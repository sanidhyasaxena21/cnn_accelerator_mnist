==> flow/design.v <==
`timescale 1ns / 1ps
module max_data(
    input [15:0] A,
    input [15:0] B,
    output reg [15:0] Y
    );
    always @(*) begin
        if(A>B)
            Y = A;
        else
            Y = B;
    end
endmodule
`timescale 1ns / 1ps
module max_pooling #(
    parameter N=28,
	parameter M=28,
	parameter K=3,
	parameter P=2,
	parameter P_stride=2,
	parameter K_stride=2,
	parameter pool=1
    ) (
        input clk,
        input reset,
        input [15:0] pixel_in,
        input i_data_valid,
        output [15:0] o_max_pooled_pixel,
        output reg o_data_valid
    );
    wire [15:0] wire_1,reg1,sr_out,wire_2,reg2;
    register R1 (.clk(clk),.reset(reset),.in(pixel_in),.out(reg1));
    max_data M1(.A(pixel_in),.B(reg1),.Y(wire_1));
    shift_reg #(.M(M),.K(K),.pool(pool),.P(P)) LD1 (.clk(clk),.reset(reset),.data_in(wire_1),.data_out(sr_out));
    max_data M2(.A(sr_out),.B(pixel_in),.Y(wire_2));
    register R2 (.clk(clk),.reset(reset),.in(wire_2),.out(reg2));
    max_data M3(.A(pixel_in),.B(reg2),.Y(o_max_pooled_pixel));
    reg [$clog2(M+P+P+P)-1:0] counter;
    always@(posedge clk) begin
        if(reset | !(i_data_valid)) begin
            counter <= 0;
            o_data_valid <= 1'b0;
        end
        else begin
            counter <= counter+1;
            if(counter == (M+P+P+P)-1) begin
                counter <= 0;
                o_data_valid <= 1'b0;
            end
            else if(counter==(M+P-2)) begin
                o_data_valid <= 1'b1;
            end
            else if(counter == (M+P+P-2)) begin
                o_data_valid <= 1'b1;
            end
            else if(counter==(M+P+P+P-2)) begin
                o_data_valid<=1'b1;
            end
            else begin
                o_data_valid <= 1'b0;
            end
        end
    end
endmodule
`timescale 1ns / 1ps
module register(
    input clk,
    input reset,
    input [15:0] in,
    output [15:0] out
    );
reg [15:0] data;
assign out[15:0] = data[15:0];
always @(posedge clk) begin
	if (reset) begin
		data[15:0] <= 16'b0000000000000000;
	end
	else begin
		data[15:0] <= in[15:0];
	end
end
endmodule
`timescale 1ns / 1ps
module shift_reg #(
    parameter pool=0,
    parameter M=28,
    parameter P=2,
    parameter K=3
)
(
  input clk,
  input reset,
  input [15:0] data_in,
  output [15:0] data_out
);
localparam D = (pool)?M-P+1:M-K;
reg [D-1:0] hr_0; reg [D-1:0] hr_1; reg [D-1:0] hr_2; reg [D-1:0] hr_3;
reg [D-1:0] hr_4; reg [D-1:0] hr_5; reg [D-1:0] hr_6; reg [D-1:0] hr_7;
reg [D-1:0] hr_8; reg [D-1:0] hr_9; reg [D-1:0] hr_10; reg [D-1:0] hr_11;
reg [D-1:0] hr_12; reg [D-1:0] hr_13; reg [D-1:0] hr_14; reg [D-1:0] hr_15;
always @ (posedge clk) begin
    if(reset) begin
        hr_0 [D-1:0] <= 0;
        hr_1 [D-1:0] <= 0;
        hr_2 [D-1:0] <= 0;
        hr_3 [D-1:0] <= 0;
        hr_4 [D-1:0] <= 0;
        hr_5 [D-1:0] <= 0;
        hr_6 [D-1:0] <= 0;
        hr_7 [D-1:0] <= 0;
        hr_8 [D-1:0] <= 0;
        hr_9 [D-1:0] <= 0;
        hr_10 [D-1:0] <=0;
        hr_11 [D-1:0] <= 0;
        hr_12 [D-1:0] <= 0;
        hr_13 [D-1:0] <= 0;
        hr_14 [D-1:0] <= 0;
        hr_15 [D-1:0] <= 0;
    end
    else begin
        hr_0 [D-1:0] <= {hr_0[D-2:0], data_in[0]};
        hr_1 [D-1:0] <= {hr_1[D-2:0], data_in[1]};
        hr_2 [D-1:0] <= {hr_2[D-2:0], data_in[2]};
        hr_3 [D-1:0] <= {hr_3[D-2:0], data_in[3]};
        hr_4 [D-1:0] <= {hr_4[D-2:0], data_in[4]};
        hr_5 [D-1:0] <= {hr_5[D-2:0], data_in[5]};
        hr_6 [D-1:0] <= {hr_6[D-2:0], data_in[6]};
        hr_7 [D-1:0] <= {hr_7[D-2:0], data_in[7]};
        hr_8 [D-1:0] <= {hr_8[D-2:0], data_in[8]};
        hr_9 [D-1:0] <= {hr_9[D-2:0], data_in[9]};
        hr_10 [D-1:0] <= {hr_10[D-2:0], data_in[10]};
        hr_11 [D-1:0] <= {hr_11[D-2:0], data_in[11]};
        hr_12 [D-1:0] <= {hr_12[D-2:0], data_in[12]};
        hr_13 [D-1:0] <= {hr_13[D-2:0], data_in[13]};
        hr_14 [D-1:0] <= {hr_14[D-2:0], data_in[14]};
        hr_15 [D-1:0] <= {hr_15[D-2:0], data_in[15]};
    end
end
assign data_out[0] = hr_0[D-1]; assign data_out[1] = hr_1[D-1];
assign data_out[2] = hr_2[D-1]; assign data_out[3] = hr_3[D-1];
assign data_out[4] = hr_4[D-1]; assign data_out[5] = hr_5[D-1];
assign data_out[6] = hr_6[D-1]; assign data_out[7] = hr_7[D-1];
assign data_out[8] = hr_8[D-1]; assign data_out[9] = hr_9[D-1];
assign data_out[10] = hr_10[D-1]; assign data_out[11] = hr_11[D-1];
assign data_out[12] = hr_12[D-1]; assign data_out[13] = hr_13[D-1];
assign data_out[14] = hr_14[D-1]; assign data_out[15] = hr_15[D-1];
endmodule
From RTL to reports: max_pooling
The steps from the RTL of max_pooling to its reports follow in flow order.
Lines are those of the file above, counted from 1.
Cell names lack the library's common part.
The mark - stands for no value.
Inputs
  top: max_pooling
  clock input: clk
  library: sky130hd
  corner: tt_025C_1v80

Word-level counts
Yosys after proc, flatten, opt, wreduce and memory -nomap, before mapping. Enables and synchronous resets that opt folds into registers are not counted as muxes. Memory bits, and registers merged into a memory's read port (data or address), are not among the register bits. Print and check cells are not counted. Equal cells are merged and count once.
Bit counts
  register bits after elaboration: 471
  bits in writable memories: 0
  output and inout bits: 17
  memories kept: 0
  word-level cells: 37
  memory bits (read-only): 0
  latch bits: 0
  word width x clocked read ports: 0
Operators by class
  reduce/logical cells: 2
  equal/unequal tests: 4
  $mul: 0
  bitwise operators: 1
  order comparisons: 3
  divide/modulo/power cells: 0
  $add $sub $neg: 1
  shift operators: 0
  multiplexer cells: 6
Operators by type and width (number)
  > comparator 16 bit: 3
  2-to-1 mux 16 bit: 3
  == test 6 x 5 -> 1 bit (second input constant): 2
  == test 6 bit (second input constant): 2
  adder 6 x 1 -> 6 bit (second input constant): 1
  2-to-1 mux 1 bit: 3
  OR reduction 2 bit: 1
  OR 1 bit: 1
  logical NOT 1 bit: 1

Logic depth
Depth = most cells in a row (Yosys ltp): at word level without a register or memory, in the mapped netlist without a sequential cell, where the memories' decode and read muxes count.
Depth
  depth in word-level cells: 4
  ABC_AREA: 0
  depth in mapped cells: 9
  depth with buffers taken out: 7

Synthesis result
Yosys stat after the flow's synthesis: flattened, memories mapped to cells. It holds for the ABC_AREA given above (unset counts as 0); a run with the other value may have another netlist.
Cells by type
  dfxtp_1: number 471, total area 9.43E+03 um^2
  nor2b_1: number 421, total area 2.63E+03 um^2
  ha_1: number 52, total area 650.624 um^2
  clkbuf_1: number 61, total area 228.97 um^2
  inv_1: number 54, total area 202.694 um^2
  mux2i_1: number 15, total area 150.144 um^2
  a32oi_1: number 17, total area 148.893 um^2
  a2111oi_0: number 15, total area 131.376 um^2
  a22o_1: number 15, total area 131.376 um^2
  nand3b_1: number 16, total area 120.115 um^2
  nor2_1: number 26, total area 97.594 um^2
  a21oi_1: number 19, total area 95.091 um^2
  o21ai_0: number 19, total area 95.091 um^2
  nand2_1: number 14, total area 52.55 um^2
  nand4_1: number 8, total area 50.048 um^2
  a311oi_4: number 1, total area 26.275 um^2
  nand3_1: number 5, total area 25.024 um^2
  a2111o_1: number 2, total area 22.522 um^2
Other cell types: 31; their cells: 44.
Mapped netlist
  mapped flip-flops: 471
  synthesis area: 0.0146578 mm^2
  cell count: 1275
By module: a second synthesis without flattening, with its own total; a netlist apart from the flattened one above.
Second synthesis, totals
  cells (unflattened synthesis): 1451
  area (unflattened synthesis): 0.0158877 mm^2
Rows give one instance, submodules left out.
Modules
  shift_reg: sequential area 0.0086483 mm^2, area 0.011705 mm^2, cells 928, times used 1
  max_data: sequential area 0 mm^2, area 0.0009747 mm^2, cells 140, times used 3
  register: sequential area 0.0003203 mm^2, area 0.0004642 mm^2, cells 33, times used 2
  max_pooling: sequential area 0.0001401 mm^2, area 0.0003303 mm^2, cells 37, times used 1

Path before layout
Source: OpenSTA report_checks on the synthesized netlist (no wires, ideal clock, input and output delay 20% of the period each), path of least setup slack; recovery checks are left aside. Register names are those of the netlist, which keeps one name where synthesis merged equal registers.
Timing path after synthesis
  kind: input -> output
  start point: input port pixel_in[1]
  end point: output port o_max_pooled_pixel[10]
  input delay: 1.356 ns
  output delay: 1.356 ns
  data required time: 5.424 ns
  period: 6.78 ns
  driving pins on the path: 7
  buffers on the path: 1
  arrival: 3.122 ns
  path slack: 2.302 ns
  path delay: 1.766 ns
  period reached after synthesis: 4.478 ns
"path delay" = arrival - input delay + setup time.
At an output port there is no setup time.
"driving pins on the path" counts driving pins, that of a launching flip-flop among them; a cell with two outputs on the path counts twice.
"period reached after synthesis" is the clock period less the worst setup slack; recovery checks do not enter. This is arithmetic on one report: input and output delays are still those of the set period (20% each).
Between the ends stands the longest chain of elaborated cells between them, by number of cells; it is not shown to be the way that was timed. Of several equally long chains one is given.
Each line given opens the expression or statement behind the cell; cells for indexed reads and writes are added by Yosys, which also makes memories of some case tables.
Between the ends, after synthesis
  cell sequence: ha_1 -> nor2b_1 -> o211ai_1 -> a2111o_1 -> a31oi_2 -> buf_6 -> mux2i_1
  length of the longest elaborated chain: 2
RTL lines, path after synthesis
  from (decl): line 26  | input [15:0] pixel_in,
  > comparator 16 bit: line 8  | if(A>B)
  2-to-1 mux 16 bit: line 8
  to (decl): line 28  | output [15:0] o_max_pooled_pixel,

Path in the finished layout
Path of least setup slack in the final report of run 1 (OpenROAD, finished layout, wires in). Where an end is a register, its clock arrival counts in the times.
Timing path post-layout
  kind: input -> output
  start point: input port pixel_in[0]
  end point: output port o_max_pooled_pixel[13]
  period: 6.1 ns
  buffers on the path: 3
  input delay: 1.22 ns
  data required time: 4.88 ns
  arrival: 4.63 ns
  output delay: 1.22 ns
  path slack: 0.25 ns
  driving pins on the path: 10
Between the ends stands the longest chain of elaborated cells between them, by number of cells; it is not shown to be the way that was timed. Of several equally long chains one is given.
Between the ends, post-layout
  cell sequence: clkdlybuf4s50_1 -> inv_1 -> ha_1 -> nor2b_1 -> o211ai_1 -> a2111o_1 -> a31oi_4 -> buf_6 -> mux2i_1 -> clkdlybuf4s50_1
  length of the longest elaborated chain: 2
RTL lines, path post-layout
  from (decl): line 26  | input [15:0] pixel_in,
  > comparator 16 bit: line 8  | if(A>B)
  2-to-1 mux 16 bit: line 8
  to (decl): line 28  | output [15:0] o_max_pooled_pixel,

Hand-over note for max_pooling

2 stored runs of max_pooling in the flow (synthesis by Yosys, layout by OpenROAD, sky130hd cells), in arbitrary order. Constraints: input delay and output delay 20% of the set period each, output load 0.01 pF.
"achieved clock period" means the clock period less the worst setup slack. The figure is calculated, with input and output delays left at 20% of the set period.
"power" is the tool's figure for a default switching activity; nothing was simulated.
[run 1] settings: period_ns=6.1, CORE_UTILIZATION=58, PLACE_DENSITY_LB_ADDON=0.1, HOLD_SLACK_MARGIN=0.28, CORE_ASPECT_RATIO=1.46, CELL_PAD_IN_SITES_GLOBAL_PLACEMENT=0, GPL_TIMING_DRIVEN=0, CTS_CLUSTER_SIZE=97, CTS_CLUSTER_DIAMETER=90, CAP_MARGIN=0, SLEW_MARGIN=10, MIN_ROUTING_LAYER=met2, CORE_MARGIN=2
[run 1] result: chip area after synthesis (Yosys) 0.0146578 mm^2, die area 0.0265823 mm^2, utilization 63.1%, worst setup slack after layout 0.247 ns, worst hold slack 0.437 ns, power 0.004597 W, achieved clock period 5.853 ns
[run 2] settings: period_ns=6.37, CORE_UTILIZATION=58, SETUP_SLACK_MARGIN=1.61, PLACE_DENSITY_LB_ADDON=0.22, CORE_ASPECT_RATIO=0.62, CELL_PAD_IN_SITES_DETAIL_PLACEMENT=0, CTS_CLUSTER_DIAMETER=378, CAP_MARGIN=20, CORE_MARGIN=2, SLEW_MARGIN=20
[run 2] result: chip area after synthesis (Yosys) 0.0146578 mm^2, die area 0.0265965 mm^2, utilization 67.7%, worst setup slack after layout 1.668 ns, worst hold slack 0.428 ns, power 0.005685 W, achieved clock period 4.702 ns

End of note.
